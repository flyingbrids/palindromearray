==> flow/design.v <==
`timescale 1ns / 1ps
module PalindromeTest # ( parameter MAX_DATA = 128 )
(
       input wire clock,
       input wire [7:0] dataIn,
       input wire dataVld,
       output reg isTrue,
       output reg outVld,
       output reg dataOvfl = 0,
       output wire ready
    );
reg [7:0] dataArry [MAX_DATA-1:0];
reg [$clog2(MAX_DATA)-1:0] inputPointer = 0;
reg [$clog2(MAX_DATA)-1:0] iterationCnt = 0;
wire isEqual;
reg reset;
reg dataVld_d;
always @ (posedge clock) begin
      if (reset) begin
         inputPointer <= 0;
         dataOvfl <= 0;
      end else if (dataVld & ~dataOvfl ) begin
         inputPointer <= inputPointer + 1;
         dataArry[inputPointer] <= dataIn;   
         dataOvfl <= &inputPointer;
      end 
end 
always @ (posedge clock) 
    dataVld_d <= dataVld;
assign isEqual = dataArry[iterationCnt] == dataArry[inputPointer-1-iterationCnt];
reg [1:0] ProcessState = 0;
always @ (posedge clock) begin
           case (ProcessState) 
           3'd0: begin
                reset <= 0;
                iterationCnt <= 0;
                isTrue <= 0;
                outVld <= dataOvfl;
                if (!dataVld & dataVld_d & !dataOvfl)
                   if (inputPointer > 1)
                       ProcessState <= 1;
                   else 
                       ProcessState <= 2;
           end
           3'd1: begin
                iterationCnt <= iterationCnt + 1;
                isTrue <= (iterationCnt == inputPointer[$clog2(MAX_DATA)-1:1]-1) & isEqual;
                outVld <= (iterationCnt == inputPointer[$clog2(MAX_DATA)-1:1]-1) | ~isEqual;
                if ((iterationCnt == inputPointer[$clog2(MAX_DATA)-1:1]-1) | ~isEqual) begin
                    ProcessState <= 0;
                    reset <= 1;
                end 
           end
           3'd2: begin
                isTrue <= 1;
                outVld <= 1;    
                ProcessState <= 0;
                reset <= 1;          
           end 
           default: begin
                isTrue <= 0;
                outVld <= 0;  
                ProcessState <= 0;
                reset <= 1;          
           end                   
           endcase
end       
assign ready = (ProcessState == 0) & ~reset;
endmodule
## Tool chain data of PalindromeTest

The steps from the RTL of PalindromeTest to its reports follow in flow order.
Line numbers count from 1 in the design file above.
Cell names lack the library's common part.
A cell with - has no value.

| inputs | value |
|---|---|
| top module | PalindromeTest |
| clock | clock |
| cell library | sky130hd |
| corner | tt_025C_1v80 |

## Elaborated design

Counts by Yosys on the flattened word-level netlist (proc, flatten, opt, wreduce; memories kept). Register bits leave out memories and registers merged into their read ports (data or address). Print and check cells are left out. Cells with the same type and inputs are merged into one.
Memory sizes are those after Yosys's memory passes, which may raise the word count (mostly to a power of two), join words into wider ones and drop unused or constant bits.

| operators by class | value |
|---|---|
| add/subtract/negate cells | 5 |
| $lt $le $gt $ge | 1 |
| eq/ne operators | 6 |
| muxes and demuxes | 15 |
| bitwise gates (word level) | 9 |
| reduce/logical cells | 6 |

Operators with widths:

| operator | count |
|---|---|
| equality test 7 x 32 -> 1 bit | 1 |
| two-way mux 8 bit | 2 |
| adder 7 x 1 -> 7 bit (second input constant) | 2 |
| case mux 7 bit (select 2 bit) | 1 |
| two-way mux 7 bit | 2 |
| equality test 8 bit | 1 |
| subtractor 6 x 1 -> 7 bit (second input constant) | 1 |
| subtractor 7 x 1 -> 7 bit (second input constant) | 1 |
| > comparator 7 x 1 -> 1 bit (second input constant) | 1 |
| subtractor 7 bit | 1 |
| AND reduction 7 bit | 1 |
| two-way mux 2 bit | 3 |
| bitwise AND 1 bit | 5 |
| inequality test 2 bit (second input constant) | 2 |
| case mux 2 bit (select 2 bit) | 1 |
| case mux 1 bit (select 2 bit) | 2 |
| inverter 1 bit | 3 |
| case mux 1 bit (select 3 bit) | 1 |
| two-way mux 1 bit | 3 |
| zero test 1 bit | 2 |
| equality test 2 x 1 -> 1 bit (second input constant) | 1 |
| equality test 2 bit (second input constant) | 1 |
| zero test 2 bit | 1 |
| AND reduction 2 bit | 1 |
| nonzero test 2 bit | 1 |
| bitwise OR 1 bit | 1 |

| storage and ports | value |
|---|---|
| bits in registers | 21 |
| RAM bits | 1,024 |
| memories kept | 1 |
| input port bits | 10 |
| output and inout bits | 4 |
| cells after elaboration | 51 |

Memory list:

| memory | depth | width | read ports | wr ports | line | RTL |
|---|---|---|---|---|---|---|
| dataArry | 128 | 8 | 2 | 1 | 12 | `reg [7:0] dataArry [MAX_DATA-1:0];` |

## Depth

Longest topological path by Yosys (ltp), each cell counted once; first at word level (registers and memories cut), then after technology mapping (sequential cells cut; the memories' decode and read muxes count).

| depth | value |
|---|---|
| depth after elaboration | 5 |
| ABC_AREA | 0 |
| gate-level depth with buffers | 20 |
| mapped depth without buffers | 13 |

## After synthesis

Yosys stat after the flow's synthesis: flattened, memories mapped to cells. It holds for the ABC_AREA given above (unset counts as 0); a run with the other value may have another netlist.
Totals and module areas in this step are rounded.

Cell types:

| type | count | total area (um^2) |
|---|---|---|
| edfxtp_1 | 1,034 | 3.1E+04 |
| mux4_2 | 540 | 1.22E+04 |
| nand2_1 | 258 | 968.429 |
| mux2i_1 | 82 | 820.787 |
| nor2_1 | 174 | 653.126 |
| buf_2 | 59 | 295.283 |
| buf_4 | 37 | 277.766 |
| clkbuf_1 | 71 | 266.506 |
| ha_1 | 18 | 225.216 |
| dfxtp_1 | 11 | 220.211 |
| nand3_1 | 44 | 220.211 |
| a221oi_1 | 16 | 140.134 |
| and3_1 | 22 | 137.632 |
| a31oi_1 | 20 | 125.12 |
| o22ai_1 | 20 | 125.12 |
| xnor2_1 | 14 | 122.618 |
| buf_6 | 9 | 101.347 |
| a211oi_1 | 13 | 97.594 |

Not listed: further types 56, cells in them 252.

| synthesis totals | value |
|---|---|
| cells in the netlist | 2,694 |
| synthesis area | 49,800 um^2 |
| area of sequential cells | 31,300 um^2 |
| mapped flip-flops | 1,045 |
| buffers | 193 |

## Timing after synthesis

Path of least setup slack by OpenSTA after synthesis, without wires, with an ideal clock, recovery checks aside; 20% of the period is set as input and as output delay. Where synthesis merged equal registers, the netlist keeps one of their names.

| path after synthesis | value |
|---|---|
| kind | register to register |
| start point | register iterationCnt[0] |
| end point | register reset |
| clock period | 4.73 ns |
| library setup time | 0.254 ns |
| launch time at the first pin | 0.000 ns |
| arrival time | 4.474 ns |
| data required time | 4.476 ns |
| slack | 0.002 ns |
| delay of the path | 4.728 ns |
| stages on the path | 18 |
| path buffers | 6 |
| synthesis period reached | 4.728 ns |

"delay of the path" = arrival - input delay + setup time.
"stages on the path": output pins that drive a net of the path, with the launching flip-flop's if there is one; two outputs of one cell count as two.
"synthesis period reached" is the clock period less the worst setup slack; recovery checks do not enter. This is arithmetic on one report: input and output delays are still those of the set period (20% each).
The rows between start and end are the longest chain of elaborated cells between them; the timing report does not say that the signal goes this way. Where chains are equally long, one stands for them.
A line is the first line of the expression or statement that the cell stems from. Yosys adds cells for indexed reads and writes and turns some case tables into memories.
A memory read counts as a cell of the chain, while the word-level depth stops at memories.
A register here has more assigning lines than the two given.
Only ways into the end's enable, where the timed path ends, are counted here.

| between the ends, after synthesis | value |
|---|---|
| cell sequence | edfxtp_1 buf_6 buf_6 buf_6 buf_4 inv_1 ha_1 fa_1 buf_2 buf_1 mux4_2 mux4_2 mux2i_1 o221ai_1 a21oi_1 xor2_1 nand4_1 or3_1 |
| length of the longest elaborated chain | 6 |
| elaborated cells between the ends (all ways) | 7 |
| those cells by class | add/sub (1); eq/ne (3); logic (2); memory (1) |

Ends and longest elaborated chain, after synthesis:

| item | line | RTL |
|---|---|---|
| start: declaration | 14 | `reg [$clog2(MAX_DATA)-1:0] iterationCnt = 0;` |
| start: assignment | 36 | `iterationCnt <= 0;` |
| start: assignment | 46 | `iterationCnt <= iterationCnt + 1;` |
| subtractor 7 bit | 30 | `assign isEqual = dataArry[iterationCnt] == dataArry[inputPointer-1-iterationCnt];` |
| memory read (128 x 8 bit) | 12 | `reg [7:0] dataArry [MAX_DATA-1:0];` |
| equality test 8 bit | 30 |  |
| inverter 1 bit | 49 | `if ((iterationCnt == inputPointer[$clog2(MAX_DATA)-1:1]-1) \| ~isEqual) begin` |
| bitwise OR 1 bit | 49 |  |
| inequality test 2 bit | - |  |
| end: assignment | 51 | `reset <= 1;` |
| end: assignment | 58 | `reset <= 1;` |
| end: declaration | 16 | `reg reset;` |

## Worst path after layout

From the final timing report of run 1: the path of least setup slack in the routed layout; clock arrival at registers is part of the times.

| path after layout | value |
|---|---|
| kind | register to register |
| start point | register iterationCnt[0] |
| end point | register reset |
| clock period | 8.22 ns |
| library setup time | 0.24 ns |
| launch time at the first pin | 0.69 ns |
| arrival time | 6.20 ns |
| data required time | 8.67 ns |
| slack | 2.47 ns |
| stages on the path | 15 |
| path buffers | 1 |

The rows between start and end are the longest chain of elaborated cells between them; the timing report does not say that the signal goes this way. Where chains are equally long, one stands for them.
A memory read counts as a cell of the chain, while the word-level depth stops at memories.
A register here has more assigning lines than the two given.
Only ways into the end's enable, where the timed path ends, are counted here.

| between the ends, after layout | value |
|---|---|
| cell sequence | edfxtp_1 inv_1 ha_4 fa_4 buf_4 mux4_2 and2_1 a2111oi_0 a311oi_1 a31oi_1 a32oi_1 nand3_1 xor2_1 nand4_1 or3_1 |
| length of the longest elaborated chain | 6 |
| elaborated cells between the ends (all ways) | 7 |
| those cells by class | add/sub (1); eq/ne (3); logic (2); memory (1) |

Ends and longest elaborated chain, after layout:

| item | line | RTL |
|---|---|---|
| start: declaration | 14 | `reg [$clog2(MAX_DATA)-1:0] iterationCnt = 0;` |
| start: assignment | 36 | `iterationCnt <= 0;` |
| start: assignment | 46 | `iterationCnt <= iterationCnt + 1;` |
| subtractor 7 bit | 30 | `assign isEqual = dataArry[iterationCnt] == dataArry[inputPointer-1-iterationCnt];` |
| memory read (128 x 8 bit) | 12 | `reg [7:0] dataArry [MAX_DATA-1:0];` |
| equality test 8 bit | 30 |  |
| inverter 1 bit | 49 | `if ((iterationCnt == inputPointer[$clog2(MAX_DATA)-1:1]-1) \| ~isEqual) begin` |
| bitwise OR 1 bit | 49 |  |
| inequality test 2 bit | - |  |
| end: assignment | 51 | `reset <= 1;` |
| end: assignment | 58 | `reset <= 1;` |
| end: declaration | 16 | `reg reset;` |

Ticket comment

Measured data: module PalindromeTest, platform sky130hd, 2 stored runs of the flow under differing settings, order arbitrary. Input and output delays are each 20% of the period that was set; the output load is 0.01 pF.
"worst setup path time" = time allowed to the worst setup path (clock period - input delay - output delay, where it has them) - its slack; a late launch clock adds to it, a late capture clock takes from it.
"total power after layout" is the tool's figure for a default switching activity; nothing was simulated.
The results are shown rounded.

## Run 1

==> flow/run.sh <==
#!/bin/bash
# the make line also repeats the synthesis and layout settings of config.mk as NAME=value (left out here)
make -C /OpenROAD-flow-scripts/flow DESIGN_CONFIG=/design/flow/config.mk WORK_HOME=/design/flow/orfs CLKGATE_MAP_FILE= finish
==> flow/config.mk <==
export PLATFORM = sky130hd
export DESIGN_NAME = PalindromeTest
export DESIGN_NICKNAME = PalindromeTest
export VERILOG_FILES = /design/flow/design.v
export SDC_FILE = /design/flow/constraint.sdc
export NUM_CORES = 4
export LEC_CHECK = 0
export CAP_MARGIN = 20
export CORE_MARGIN = 2
export CORE_UTILIZATION = 40
export SLEW_MARGIN = 20
==> flow/constraint.sdc <==
create_clock -name core_clock -period 8.22 [get_ports {clock}]
set_input_delay 1.6440 -clock core_clock [delete_from_list [all_inputs] [get_ports {clock}]]
set_output_delay 1.6440 -clock core_clock [all_outputs]
set_load 0.01 [all_outputs]

| result of run 1 | value |
|---|---|
| lowest hold slack | 0.662 ns |
| die size | 127,000 um^2 |
| total power after layout | 0.0236 W |
| worst setup path time | 5.75 ns |
| critical path type | register to register |
| standard-cell area after routing | 54,900 um^2 |
| synthesized cell area | 49,800 um^2 |
| post-route utilization | 44.4% |
| setup slack of the critical path | 2.47 ns |

## Run 2

==> flow/run.sh <==
#!/bin/bash
# the make line also repeats the synthesis and layout settings of config.mk as NAME=value (left out here)
make -C /OpenROAD-flow-scripts/flow DESIGN_CONFIG=/design/flow/config.mk WORK_HOME=/design/flow/orfs CLKGATE_MAP_FILE= finish
==> flow/config.mk <==
export PLATFORM = sky130hd
export DESIGN_NAME = PalindromeTest
export DESIGN_NICKNAME = PalindromeTest
export VERILOG_FILES = /design/flow/design.v
export SDC_FILE = /design/flow/constraint.sdc
export NUM_CORES = 4
export LEC_CHECK = 0
export ABC_AREA = 0
export CAP_MARGIN = 20
export CELL_PAD_IN_SITES_DETAIL_PLACEMENT = 1
export CELL_PAD_IN_SITES_GLOBAL_PLACEMENT = 2
export CORE_MARGIN = 2
export CORE_UTILIZATION = 52
export GPL_TIMING_DRIVEN = 1
export PLACE_DENSITY = 0.64
export SETUP_SLACK_MARGIN = 2.29
export SLEW_MARGIN = 20
==> flow/constraint.sdc <==
create_clock -name core_clock -period 8.45 [get_ports {clock}]
set_input_delay 1.6900 -clock core_clock [delete_from_list [all_inputs] [get_ports {clock}]]
set_output_delay 1.6900 -clock core_clock [all_outputs]
set_load 0.01 [all_outputs]

| result of run 2 | value |
|---|---|
| lowest hold slack | 0.715 ns |
| die size | 98,300 um^2 |
| total power after layout | 0.0234 W |
| worst setup path time | 5.83 ns |
| critical path type | register to register |
| standard-cell area after routing | 54,700 um^2 |
| synthesized cell area | 49,800 um^2 |
| post-route utilization | 57.6% |
| setup slack of the critical path | 2.62 ns |
